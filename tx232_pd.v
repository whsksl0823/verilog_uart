==> flow/design.v <==
module tx232_pd(
    input clk,
    input rst,
    input [15:0] bcd,
    input start,
    input txck,
    output reg [7:0] txpd,
    output reg tnpd
    );
    reg [1:0] txck_d;
    wire txck_r, txck_f;
    always@(posedge clk or negedge rst) begin
        if(!rst) begin
            txck_d <= 0;
        end
        else begin
            txck_d <= {txck_d[0], txck};
        end
    end
    assign txck_r = txck_d[0] & ~txck_d[1];
    assign txck_f = ~txck_d[0] & txck_d[1];
    reg [1:0] start_d;
    wire start_r;
    always@(posedge clk or negedge rst) begin
        if(!rst) begin
            start_d <= 0;
        end
        else begin
            if(txck_f == 1) begin
                start_d <= {start_d[0], start};
            end
            else begin
                start_d <= start_d;
            end
        end
    end
    assign start_r = start_d[0] & ~start_d[1];
    reg [3:0] bcnt;
    always@(posedge clk or negedge rst) begin
        if(!rst) begin
            bcnt <= 4'hf;
        end
        else begin
            if(txck_r == 1) begin
                if(start_r == 1) begin
                    bcnt <= 0;
                end
                else begin
                    if(bcnt < 9) begin
                        bcnt <= bcnt + 1;
                    end
                    else begin
                        if(bycnt == 0) begin
                            bcnt <= 0;
                        end
                        else begin
                            bcnt <= 4'hf;
                        end
                    end
                end
            end
            else begin
                bcnt <= bcnt;
            end
        end
    end
    reg [1:0] bycnt;
    always@(posedge clk or negedge rst) begin
        if(!rst) begin
            bycnt <= 2'h3;
        end
        else begin
            if(txck_r == 1) begin
                if(start_r == 1) begin
                    bycnt <= 0;
                end
                else begin
                    if(bcnt == 9) begin
                        if(bycnt == 0) begin
                            bycnt <= bycnt + 1;
                        end
                        else begin
                            bycnt <= 2'h3;
                        end
                    end
                    else begin
                        bycnt <= bycnt;
                    end
                end
            end
            else begin
                bycnt <= bycnt;
            end
        end
    end
    reg [15:0] ibcd;
    always@(posedge clk or negedge rst) begin
        if(!rst) begin
            ibcd <= 16'hffff;
        end
        else begin
            if(txck_r == 1) begin
                if(start_r == 1) begin
                    ibcd <= bcd;
                end
                else begin
                    ibcd <= ibcd;
                end
            end
            else begin
                ibcd <= ibcd;
            end
        end
    end
    always@(posedge clk or negedge rst) begin
        if(!rst) begin
            tnpd <= 0;
        end
        else begin
            if(txck_r == 1) begin
                if((bcnt > 2) && (bcnt < 8)) begin
                    tnpd <= 1;
                end
                else begin
                    tnpd <= 0;
                end
            end
            else begin
                tnpd <= tnpd;
            end
        end
    end
    always@(posedge clk or negedge rst) begin
        if(!rst) begin
            txpd <= 8'hff;
        end
        else begin
            if(txck_r == 1) begin
                if(bycnt == 0) begin
                    txpd <= ibcd[15:8];
                end
                else begin
                    if(bycnt == 1) begin
                        txpd <= ibcd[7:0];
                    end
                    else begin
                        txpd <= 8'hff;
                    end
                end
            end
            else begin
                txpd <= txpd;
            end
        end
    end
endmodule
* From RTL to reports: tx232_pd
What the tools print for tx232_pd, step after step. Lines are those of the file above, counted from 1. Cell names lack the library's common part. Not given: -
Inputs: top module tx232_pd, clock clk, standard-cell library sky130hd, corner tt_025C_1v80

* Elaborated design
Yosys after proc, flatten, opt, wreduce and memory -nomap, before mapping. Memory bits, and registers merged into a memory's read port (data or address), are not among the register bits. Print and check cells are not counted. Equal cells are merged and count once.
Cells by class: reductions and logical operators 5, bitwise logic cells 6, magnitude comparators 3, multiplexer cells 9, equal/unequal tests 2, add/subtract/negate cells 2
Operator list (number):
- 8-bit 2-to-1 mux | 2
- 4-bit 2-to-1 mux | 3
- 4-bit less-than comparator (second input constant) | 2
- 2-bit 2-to-1 mux | 3
- 2-bit AND reduction | 2
- 4-bit by 1-bit adder with 4-bit output (second input constant) | 1
- 4-bit by 2-bit greater-than comparator with 1-bit output (second input constant) | 1
- 4-bit == test (second input constant) | 1
- 1-bit bitwise AND | 3
- 1-bit NOT | 3
- 2-bit by 1-bit adder with 2-bit output (second input constant) | 1
- 2-bit by 1-bit == test with 1-bit output (second input constant) | 1
- 2-bit logical NOT | 1
- 2-bit nonzero test | 1
- 1-bit logical AND | 1
- 1-bit 2-to-1 mux | 1
Word-level totals: output and inout port bits 9, word-level cells 34, bits of input ports 20, flip-flop bits (word level) 35

* Logic depth
Depth = most cells in a row (Yosys ltp): at word level without a register or memory, in the mapped netlist without a sequential cell, where the memories' decode and read muxes count.
Depth: word-level depth 4, ABC_AREA 0, gate-level depth with buffers 5, mapped depth without buffers 5

* Netlist
The flow's flattened synthesis, as Yosys stat reports it; memories are mapped. The netlist is that of the ABC_AREA named above (0 if unset); the other value can give another one. Totals and module areas in this step are rounded.
Synthesis totals: mapped area 1630 µm², cells in the netlist 123, sequential area 913 µm², buffers 4, flip-flops 35
Cell types (number):
- dfstp_2 | 30
- dfrtp_1 | 5
- mux2_4 | 8
- mux2_2 | 10
- mux2i_1 | 8
- a21oi_1 | 11
- ha_1 | 4
- nor2_1 | 12
- nor2b_1 | 5
- nand2b_4 | 2
- a41oi_1 | 3
- buf_12 | 1
- nor2_8 | 1
- nand2b_1 | 3
- inv_1 | 4
- nand2_1 | 4
- o31ai_1 | 2
- o22ai_1 | 2
Other cell types: 7; their cells: 8.

* Worst setup path after synthesis
Source: OpenSTA report_checks on the synthesized netlist (no wires, ideal clock, input and output delay 20% of the period each), path of least setup slack; recovery checks are left aside. Register names are those of the netlist, which keeps one name where synthesis merged equal registers.
Timing path after synthesis: path kind register -> register, start register bcnt[0], end register bcnt[1], arrival 1.362 ns, stages on the path 6, slack 0.176 ns, path delay 1.454 ns, clock period 1.63 ns, setup time 0.092 ns, buffers on the path 0, required time 1.538 ns, time at the first pin 0.000 ns, synthesis period reached 1.454 ns
"path delay" is the arrival time less input delay plus setup time. "stages on the path": output pins that drive a net of the path, with the launching flip-flop's if there is one; two outputs of one cell count as two. "synthesis period reached" is the clock period less the worst setup slack; recovery checks do not enter. This is arithmetic on one report: input and output delays are still those of the set period (20% each). Between the ends stands the longest chain of elaborated cells between them, by number of cells; it is not shown to be the way that was timed. Of several equally long chains one is given. Each line given opens the expression or statement behind the cell; cells for indexed reads and writes are added by Yosys, which also makes memories of some case tables. A register here has more assigning lines than the two given.
On the way, after synthesis: path through dfstp_2 > inv_1 > ha_1 > nor2b_1 > o31ai_1 > o31ai_1, cells in the longest elaborated chain 3, elaborated cells on any way between the ends 4, RTL lines with such cells 3, those cells by class 1 x add/sub; 1 x compare; 2 x mux
Ends and longest elaborated chain, after synthesis:
- from (decl) | line 38 | reg [3:0] bcnt;
- from (assign) | line 50 | bcnt <= bcnt + 1;
- from (assign) | line 63 | bcnt <= bcnt;
- 4-bit by 1-bit adder with 4-bit output | line 50
- 4-bit 2-to-1 mux | line 49 | if(bcnt < 9) begin
- 4-bit 2-to-1 mux | line 45 | if(start_r == 1) begin
- to (assign) | line 50
- to (assign) | line 63
- to (decl) | line 38

* Path in the finished layout
Path of least setup slack in the final report of flow run 1 (OpenROAD, finished layout, wires in). Where an end is a register, its clock arrival counts in the times.
Timing path post-layout: path kind register -> output, start register txpd[2], end output port txpd[2], clock period 2.38 ns, arrival 1.35 ns, required time 1.90 ns, buffers on the path 1, stages on the path 2, slack 0.56 ns, time at the first pin 0.28 ns
A register here has more assigning lines than the two given.
On the way, post-layout: path through dfstp_2 > clkdlybuf4s50_1, cells in the longest elaborated chain 0, elaborated cells on any way between the ends 0, RTL lines with such cells 0
Ends and longest elaborated chain, post-layout:
- from (decl) | line 7 | output reg [7:0] txpd,
- from (assign) | line 140 | txpd <= ibcd[15:8];
- from (assign) | line 144 | txpd <= ibcd[7:0];
- to (decl) | line 7

Ticket comment

Settings and measured results of 2 stored flow runs for module tx232_pd (sky130hd), not sorted in any way. The constraints put input and output delay at 20% of the set period each and load the outputs with 0.01 pF.
By "clock period achieved" is meant the clock period of the run minus its worst setup slack. This is arithmetic on one report: input and output delays are still those of the set period (20% each).
"worst setup path time" is the time allowed to the run's worst setup path (the clock period less input and output delay, where it has them) less its slack. Clock arrival times count: a late capture clock shortens it, a late launch clock lengthens it.
"power": no workload was simulated; the value follows from the tool's default switching activity.
Results are given in rounded form.

[flow run 1] flow files
==> flow/run.sh <==
#!/bin/bash
# the make line also repeats the synthesis and layout settings of config.mk as NAME=value (left out here)
make -C /OpenROAD-flow-scripts/flow DESIGN_CONFIG=/design/flow/config.mk WORK_HOME=/design/flow/orfs CLKGATE_MAP_FILE= finish
==> flow/config.mk <==
export PLATFORM = sky130hd
export DESIGN_NAME = tx232_pd
export DESIGN_NICKNAME = tx232_pd
export VERILOG_FILES = /design/flow/design.v
export SDC_FILE = /design/flow/constraint.sdc
export NUM_CORES = 4
export LEC_CHECK = 0
export CAP_MARGIN = 20
export CORE_MARGIN = 2
export CORE_UTILIZATION = 40
export SLEW_MARGIN = 20
==> flow/constraint.sdc <==
create_clock -name core_clock -period 2.38 [get_ports {clk}]
set_input_delay 0.4760 -clock core_clock [delete_from_list [all_inputs] [get_ports {clk}]]
set_output_delay 0.4760 -clock core_clock [all_outputs]
set_load 0.01 [all_outputs]

[flow run 1] result: setup slack of the critical path 0.555 ns; standard-cell area after layout 2060 µm²; cell area after synthesis 1630 µm²; setup total negative slack 0.000 ns; worst setup path time 1.35 ns; worst setup path type register -> output; utilization 52.0%; worst-case hold slack 0.482 ns; power 2280 µW; area of the die 4610 µm²; clock period achieved 1.825 ns

[flow run 2] flow files
==> flow/run.sh <==
#!/bin/bash
# the make line also repeats the synthesis and layout settings of config.mk as NAME=value (left out here)
make -C /OpenROAD-flow-scripts/flow DESIGN_CONFIG=/design/flow/config.mk WORK_HOME=/design/flow/orfs CLKGATE_MAP_FILE= finish
==> flow/config.mk <==
export PLATFORM = sky130hd
export DESIGN_NAME = tx232_pd
export DESIGN_NICKNAME = tx232_pd
export VERILOG_FILES = /design/flow/design.v
export SDC_FILE = /design/flow/constraint.sdc
export NUM_CORES = 4
export LEC_CHECK = 0
export CAP_MARGIN = 20
export CELL_PAD_IN_SITES_GLOBAL_PLACEMENT = 1
export CORE_ASPECT_RATIO = 1.42
export CORE_MARGIN = 2
export CORE_UTILIZATION = 47
export CTS_CLUSTER_SIZE = 64
export GPL_TIMING_DRIVEN = 1
export MAX_ROUTING_LAYER = met5
export MIN_ROUTING_LAYER = met1
export SETUP_SLACK_MARGIN = 0.45
export SLEW_MARGIN = 20
==> flow/constraint.sdc <==
create_clock -name core_clock -period 2.7 [get_ports {clk}]
set_input_delay 0.5400 -clock core_clock [delete_from_list [all_inputs] [get_ports {clk}]]
set_output_delay 0.5400 -clock core_clock [all_outputs]
set_load 0.01 [all_outputs]

[flow run 2] result: setup slack of the critical path 0.800 ns; standard-cell area after layout 2010 µm²; cell area after synthesis 1630 µm²; setup total negative slack 0.000 ns; worst setup path time 1.36 ns; worst setup path type register -> output; utilization 60.6%; worst-case hold slack 0.490 ns; power 1870 µW; area of the die 3970 µm²; clock period achieved 1.900 ns
