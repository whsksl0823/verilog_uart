==> flow/design.v <==
module rx232_pd_debug(
    input clk,
    input rst,
    input rxsdi,
    input rxck,
    output reg [7:0] rxpd,
    output reg rxen,
    output reg rx_start,
    output reg rxck_en
    );
    reg [2:0] rxck_d;
    wire rxck_r;
    always@(posedge clk or negedge rst) begin
        if(!rst) begin
            rxck_d <= 0;
        end
        else begin
            rxck_d <= {rxck_d[1:0], rxck};
        end
    end
    assign rxck_r = rxck_d[0] & ~rxck_d[1];
    reg rxsd;
    always@(posedge clk or negedge rst) begin
        if(!rst) begin
            rxsd <= 1;
        end
        else begin
            if(rxck_r == 1) begin
                rxsd <= rxsdi;
            end
            else begin
                rxsd <= rxsd;
            end
        end
    end
    reg [3:0] rx_cnt;
    always@(posedge clk or negedge rst) begin
        if(!rst) begin
            rx_cnt <= 4'hf;
        end
        else begin
            if(rxck_r == 1) begin
                if(rxsdi == 1) begin
                    if(rx_cnt < 15) begin
                        rx_cnt <= rx_cnt + 1;
                    end
                    else begin
                        rx_cnt <= 4'hf;
                    end
                end
                else begin
                    if(rx_cnt < 15) begin
                        rx_cnt <= rx_cnt + 1;
                    end
                    else begin
                        rx_cnt <= 0;
                    end
                end
            end
            else begin
                rx_cnt <= rx_cnt;
            end
        end
    end
    reg [7:0] temp;
    always@(posedge clk or negedge rst) begin
        if(!rst) begin
            temp <= 8'hff;
        end
        else begin
            if(rxck_r == 1) begin
                case(rx_cnt)
                    1 : temp[0] <= rxsd;
                    2 : temp[1] <= rxsd;
                    3 : temp[2] <= rxsd;
                    4 : temp[3] <= rxsd;
                    5 : temp[4] <= rxsd;
                    6 : temp[5] <= rxsd;
                    7 : temp[6] <= rxsd;
                    8 : temp[7] <= rxsd;
                    default : temp <= temp;
                endcase
            end
            else begin
                temp <= temp;
            end
        end
    end
    reg [3:0] rx_pro_cnt;
    always@(posedge clk or negedge rst) begin
        if(!rst) begin
            rx_pro_cnt <= 4'hf;
        end
        else begin
            if(rxck_r == 1) begin
                if(rx_cnt == 9) begin
                    rx_pro_cnt <= 0;
                end
                else begin
                    if(rx_pro_cnt < 15) begin
                        rx_pro_cnt <= rx_pro_cnt + 1;
                    end
                    else begin
                        rx_pro_cnt <= rx_pro_cnt;
                    end
                end
            end
            else begin
                rx_pro_cnt <= rx_pro_cnt;
            end
        end
    end    
    always@(posedge clk or negedge rst) begin
        if(!rst) begin
            rxck_en <= 0;
        end
        else begin
            if(rxck_r == 1) begin
                if(rx_cnt == 9) begin
                    rxck_en <= 1;
                end
                else begin
                    if(rx_pro_cnt == 14) begin
                        rxck_en <= 0;
                    end
                    else begin
                        rxck_en <= rxck_en;
                    end
                end
            end
            else begin
                rxck_en <= rxck_en;
            end
        end
    end
    always@(posedge clk or negedge rst) begin
        if(!rst) begin
            rxpd <= 8'hff;
        end
        else begin
            if(rxck_r == 1) begin
                if(rx_cnt == 9) begin
                    rxpd <= temp;
                end
                else begin
                    rxpd <= rxpd;
                end
            end
            else begin
                rxpd <= rxpd;
            end
        end
    end
    always@(posedge clk or negedge rst) begin
        if(!rst) begin
            rxen <= 0;
        end
        else begin
            if(rxck_r == 1) begin
                if(rx_pro_cnt < 10) begin
                    rxen <= 1;
                end
                else begin
                    rxen <= 0;
                end
            end
            else begin
                rxen <= rxen;
            end
        end
    end
    always@(posedge clk or negedge rst) begin
        if(!rst) begin
            rx_start <= 0;
        end
        else begin
            if(rxck_r == 1) begin
                if(rx_pro_cnt < 3) begin
                    rx_start <= 1;
                end
                else begin
                    rx_start <= 0;
                end
            end
            else begin
                rx_start <= rx_start;
            end
        end
    end
endmodule
Reports on rx232_pd_debug
Tool output for the design above, in the order of the flow.
Line numbers count from 1 in the design file above.
Operators: Yosys type, input widths -> output width; for muxes data width and select width s.
Not given: --
- top: rx232_pd_debug
- clock: clk
- standard-cell library: sky130hd
- library corner: tt_025C_1v80

Word-level counts
Counts by Yosys on the flattened word-level netlist (proc, flatten, opt, wreduce; memories kept). Register bits leave out memories and registers merged into their read ports (data or address). Print and check cells are left out. Cells with the same type and inputs are merged into one.
- noted flip-flop bits (word level): 30
- bits in latches: 0
- noted bits in writable memories: 0
- memory bits (read-only) at 0
- clocked read ports x word width: 0
- memory cells at 0
- input port bits: 4
- output and inout bits: 11
- noted cells after elaboration: 56
- noted add/subtract/negate cells: 2
- multiply operators: 0
- div/mod/pow operators: 0
- noted $lt $le $gt $ge: 4
- noted equality and inequality tests: 10
- shift operators: 0
- muxes and demuxes: 9
- bitwise gates (word level) at 2
- noted reduce/logical cells: 13
- operator list (kind ; number):
    $reduce_and 2->1 ; 11
    $mux 4 ; 5
    $eq 4x3->1 const B ; 4
    $lt 4x4->1 const B ; 3
    $eq 4x4->1 const B ; 3
    $add 4x1->4 const B ; 2
    $eq 4x2->1 const B ; 2
    $reduce_bool 2->1 ; 2
    $eq 4x1->1 const B ; 1
    $lt 4x2->1 const B ; 1
    $mux 1 ; 4
    $and 1x1->1 ; 1
    $not 1->1 ; 1

Longest topological paths
Depth = most cells in a row (Yosys ltp): at word level without a register or memory, in the mapped netlist without a sequential cell, where the memories' decode and read muxes count.
- word-level depth: 3
- noted ABC_AREA: 0
- mapped depth at 6
- mapped depth without buffers at 5

Mapped cells and area
The flow's flattened synthesis, as Yosys stat reports it; memories are mapped. The netlist is that of the ABC_AREA named above (0 if unset); the other value can give another one.
The area totals of this step are shown rounded.
- cell types (cell ; number ; total area (µm²)):
    sky130_fd_sc_hd__dfstp_2 ; 25 ; 656.88
    sky130_fd_sc_hd__dfrtp_1 ; 5 ; 125.12
    sky130_fd_sc_hd__mux2_4 ; 7 ; 105.101
    sky130_fd_sc_hd__ha_1 ; 6 ; 75.072
    sky130_fd_sc_hd__mux2_2 ; 5 ; 56.304
    sky130_fd_sc_hd__nand2_1 ; 13 ; 48.797
    sky130_fd_sc_hd__mux2_1 ; 4 ; 45.043
    sky130_fd_sc_hd__a21oi_1 ; 4 ; 20.019
    sky130_fd_sc_hd__a32o_1 ; 2 ; 20.019
    sky130_fd_sc_hd__nand3b_4 ; 1 ; 20.019
    sky130_fd_sc_hd__nand4b_1 ; 2 ; 17.517
    sky130_fd_sc_hd__and4bb_4 ; 1 ; 16.266
    sky130_fd_sc_hd__a211oi_1 ; 2 ; 15.014
    sky130_fd_sc_hd__nand3_1 ; 3 ; 15.014
    sky130_fd_sc_hd__nor4b_2 ; 1 ; 15.014
    sky130_fd_sc_hd__o21ai_0 ; 3 ; 15.014
    sky130_fd_sc_hd__and4b_2 ; 1 ; 11.261
    sky130_fd_sc_hd__buf_6 ; 1 ; 11.261
Other cell types: 19; their cells: 24.
- noted cells in the netlist: 110
- cell area after synthesis at 1400 µm²
- noted sequential part of the area: 780 µm²
- flip-flop cells at 30
- buffer cells at 5

Path before layout
Source: OpenSTA report_checks on the synthesized netlist (no wires, ideal clock, input and output delay 20% of the period each), path of least setup slack; recovery checks are left aside. Register names are those of the netlist, which keeps one name where synthesis merged equal registers.
- kind: reg-to-reg
- from: reg rx_cnt[0]
- to: reg rxpd[0]
- clock period at 1990 ps
- noted setup time: 82 ps
- noted launch time at the first pin: 0 ps
- noted arrival time: 1479 ps
- required time at 1908 ps
- slack: 429 ps
- path delay at 1561 ps
- stages on the path: 6
- buffers on the path: 1
- synthesis period reached: 1561 ps
"path delay" is the arrival time less input delay plus setup time.
"stages on the path" counts driving pins, that of a launching flip-flop among them; a cell with two outputs on the path counts twice.
"synthesis period reached" = period - worst setup slack (recovery checks aside). The figure is calculated, with input and output delays left at 20% of the set period.
Between the ends stands the longest chain of elaborated cells between them, by number of cells; it is not shown to be the way that was timed. Of several equally long chains one is given.
A line is the first line of the expression or statement that the cell stems from. Yosys adds cells for indexed reads and writes and turns some case tables into memories.
A register here has more assigning lines than the two given.
- cell sequence: sky130_fd_sc_hd__dfstp_2 -> sky130_fd_sc_hd__ha_1 -> sky130_fd_sc_hd__nand3b_4 -> sky130_fd_sc_hd__nor2_2 -> sky130_fd_sc_hd__buf_6 -> sky130_fd_sc_hd__mux2_4
- noted length of the longest elaborated chain: 2
- noted elaborated cells on any way between the ends: 2
- classes of those cells: 1 x eq/ne; 1 x reduce/logical
- RTL lines, path post-synthesis (element ; line ; RTL):
    from (decl) ; 36 ; reg [3:0] rx_cnt;
    from (assign) ; 45 ; rx_cnt <= rx_cnt + 1;
    from (assign) ; 53 ; rx_cnt <= rx_cnt + 1;
    $eq 4x4->1 ; 142 ; if(rx_cnt == 9) begin
    $reduce_and 2->1 ; -- ;
    to (assign) ; 143 ; rxpd <= temp;
    to (assign) ; 146 ; rxpd <= rxpd;
    to (decl) ; 6 ; output reg [7:0] rxpd,

Path in the finished layout
From the final timing report of run 1: the path of least setup slack in the routed layout; clock arrival at registers is part of the times.
The path's times are printed in steps of 10 ps; the period is the one set.
- kind: reg-to-reg
- from: reg rx_cnt[0]
- to: reg rxpd[3]
- clock period at 1240 ps
- noted setup time: 70 ps
- noted launch time at the first pin: 280 ps
- noted arrival time: 1710 ps
- required time at 1440 ps
- slack: -260 ps
- stages on the path: 6
- buffers on the path: 1
Between the ends stands the longest chain of elaborated cells between them, by number of cells; it is not shown to be the way that was timed. Of several equally long chains one is given.
A register here has more assigning lines than the two given.
- cell sequence: sky130_fd_sc_hd__dfstp_2 -> sky130_fd_sc_hd__ha_4 -> sky130_fd_sc_hd__nand3b_4 -> sky130_fd_sc_hd__nor2_4 -> sky130_fd_sc_hd__buf_12 -> sky130_fd_sc_hd__mux2_4
- noted length of the longest elaborated chain: 2
- noted elaborated cells on any way between the ends: 2
- classes of those cells: 1 x eq/ne; 1 x reduce/logical
- RTL lines, path after layout (element ; line ; RTL):
    from (decl) ; 36 ; reg [3:0] rx_cnt;
    from (assign) ; 45 ; rx_cnt <= rx_cnt + 1;
    from (assign) ; 53 ; rx_cnt <= rx_cnt + 1;
    $eq 4x4->1 ; 142 ; if(rx_cnt == 9) begin
    $reduce_and 2->1 ; -- ;
    to (assign) ; 143 ; rxpd <= temp;
    to (assign) ; 146 ; rxpd <= rxpd;
    to (decl) ; 6 ; output reg [7:0] rxpd,

Subject: flow runs of rx232_pd_debug

Hi,

Settings and measured results of 2 stored flow runs for module rx232_pd_debug (sky130hd), not sorted in any way. The constraints put input and output delay at 20% of the set period each and load the outputs with 0.01 pF.
"critical path time" means the part of the period allowed to the worst setup path (the constraints hold back 20% at inputs and 20% at outputs) less its slack; where the path has registers, the arrival times of their clocks count too.
"total power after layout" is the tool's figure for a default switching activity; nothing was simulated.
"critical path time" is known to 10 ps.
Results are given in rounded form.

Run 1

==> flow/run.sh <==
#!/bin/bash
# the make line also repeats the synthesis and layout settings of config.mk as NAME=value (left out here)
make -C /OpenROAD-flow-scripts/flow DESIGN_CONFIG=/design/flow/config.mk WORK_HOME=/design/flow/orfs CLKGATE_MAP_FILE= finish
==> flow/config.mk <==
export PLATFORM = sky130hd
export DESIGN_NAME = rx232_pd_debug
export DESIGN_NICKNAME = rx232_pd_debug
export VERILOG_FILES = /design/flow/design.v
export SDC_FILE = /design/flow/constraint.sdc
export NUM_CORES = 4
export LEC_CHECK = 0
export ABC_AREA = 0
export CAP_MARGIN = 15
export CELL_PAD_IN_SITES_DETAIL_PLACEMENT = 1
export CORE_MARGIN = 3
export CORE_UTILIZATION = 31
export CTS_CLUSTER_DIAMETER = 48
export MAX_ROUTING_LAYER = met5
export SETUP_SLACK_MARGIN = -0.04
export SLEW_MARGIN = 20
==> flow/constraint.sdc <==
create_clock -name core_clock -period 1.24 [get_ports {clk}]
set_input_delay 0.2480 -clock core_clock [delete_from_list [all_inputs] [get_ports {clk}]]
set_output_delay 0.2480 -clock core_clock [all_outputs]
set_load 0.01 [all_outputs]

Measured in run 1:
- noted the worst setup slack after layout: -260 ps
- critical path time at 1,500 ps
- worst setup path type: reg-to-reg
- total negative slack: -5,100 ps
- total power after layout at 4.4 mW
- die size: 5,500 µm²
- standard-cell area after layout at 2,100 µm²
- area of the synthesized netlist: 1,400 µm²

Run 2

==> flow/run.sh <==
#!/bin/bash
# the make line also repeats the synthesis and layout settings of config.mk as NAME=value (left out here)
make -C /OpenROAD-flow-scripts/flow DESIGN_CONFIG=/design/flow/config.mk WORK_HOME=/design/flow/orfs CLKGATE_MAP_FILE= finish
==> flow/config.mk <==
export PLATFORM = sky130hd
export DESIGN_NAME = rx232_pd_debug
export DESIGN_NICKNAME = rx232_pd_debug
export VERILOG_FILES = /design/flow/design.v
export SDC_FILE = /design/flow/constraint.sdc
export NUM_CORES = 4
export LEC_CHECK = 0
export CAP_MARGIN = 20
export CORE_MARGIN = 2
export CORE_UTILIZATION = 47
export SLEW_MARGIN = 20
==> flow/constraint.sdc <==
create_clock -name core_clock -period 1.8 [get_ports {clk}]
set_input_delay 0.3600 -clock core_clock [delete_from_list [all_inputs] [get_ports {clk}]]
set_output_delay 0.3600 -clock core_clock [all_outputs]
set_load 0.01 [all_outputs]

Measured in run 2:
- noted the worst setup slack after layout: 110 ps
- critical path time at 1,690 ps
- worst setup path type: reg-to-reg
- total negative slack: 0 ps
- total power after layout at 2.3 mW
- die size: 3,500 µm²
- standard-cell area after layout at 1,700 µm²
- area of the synthesized netlist: 1,400 µm²

Regards
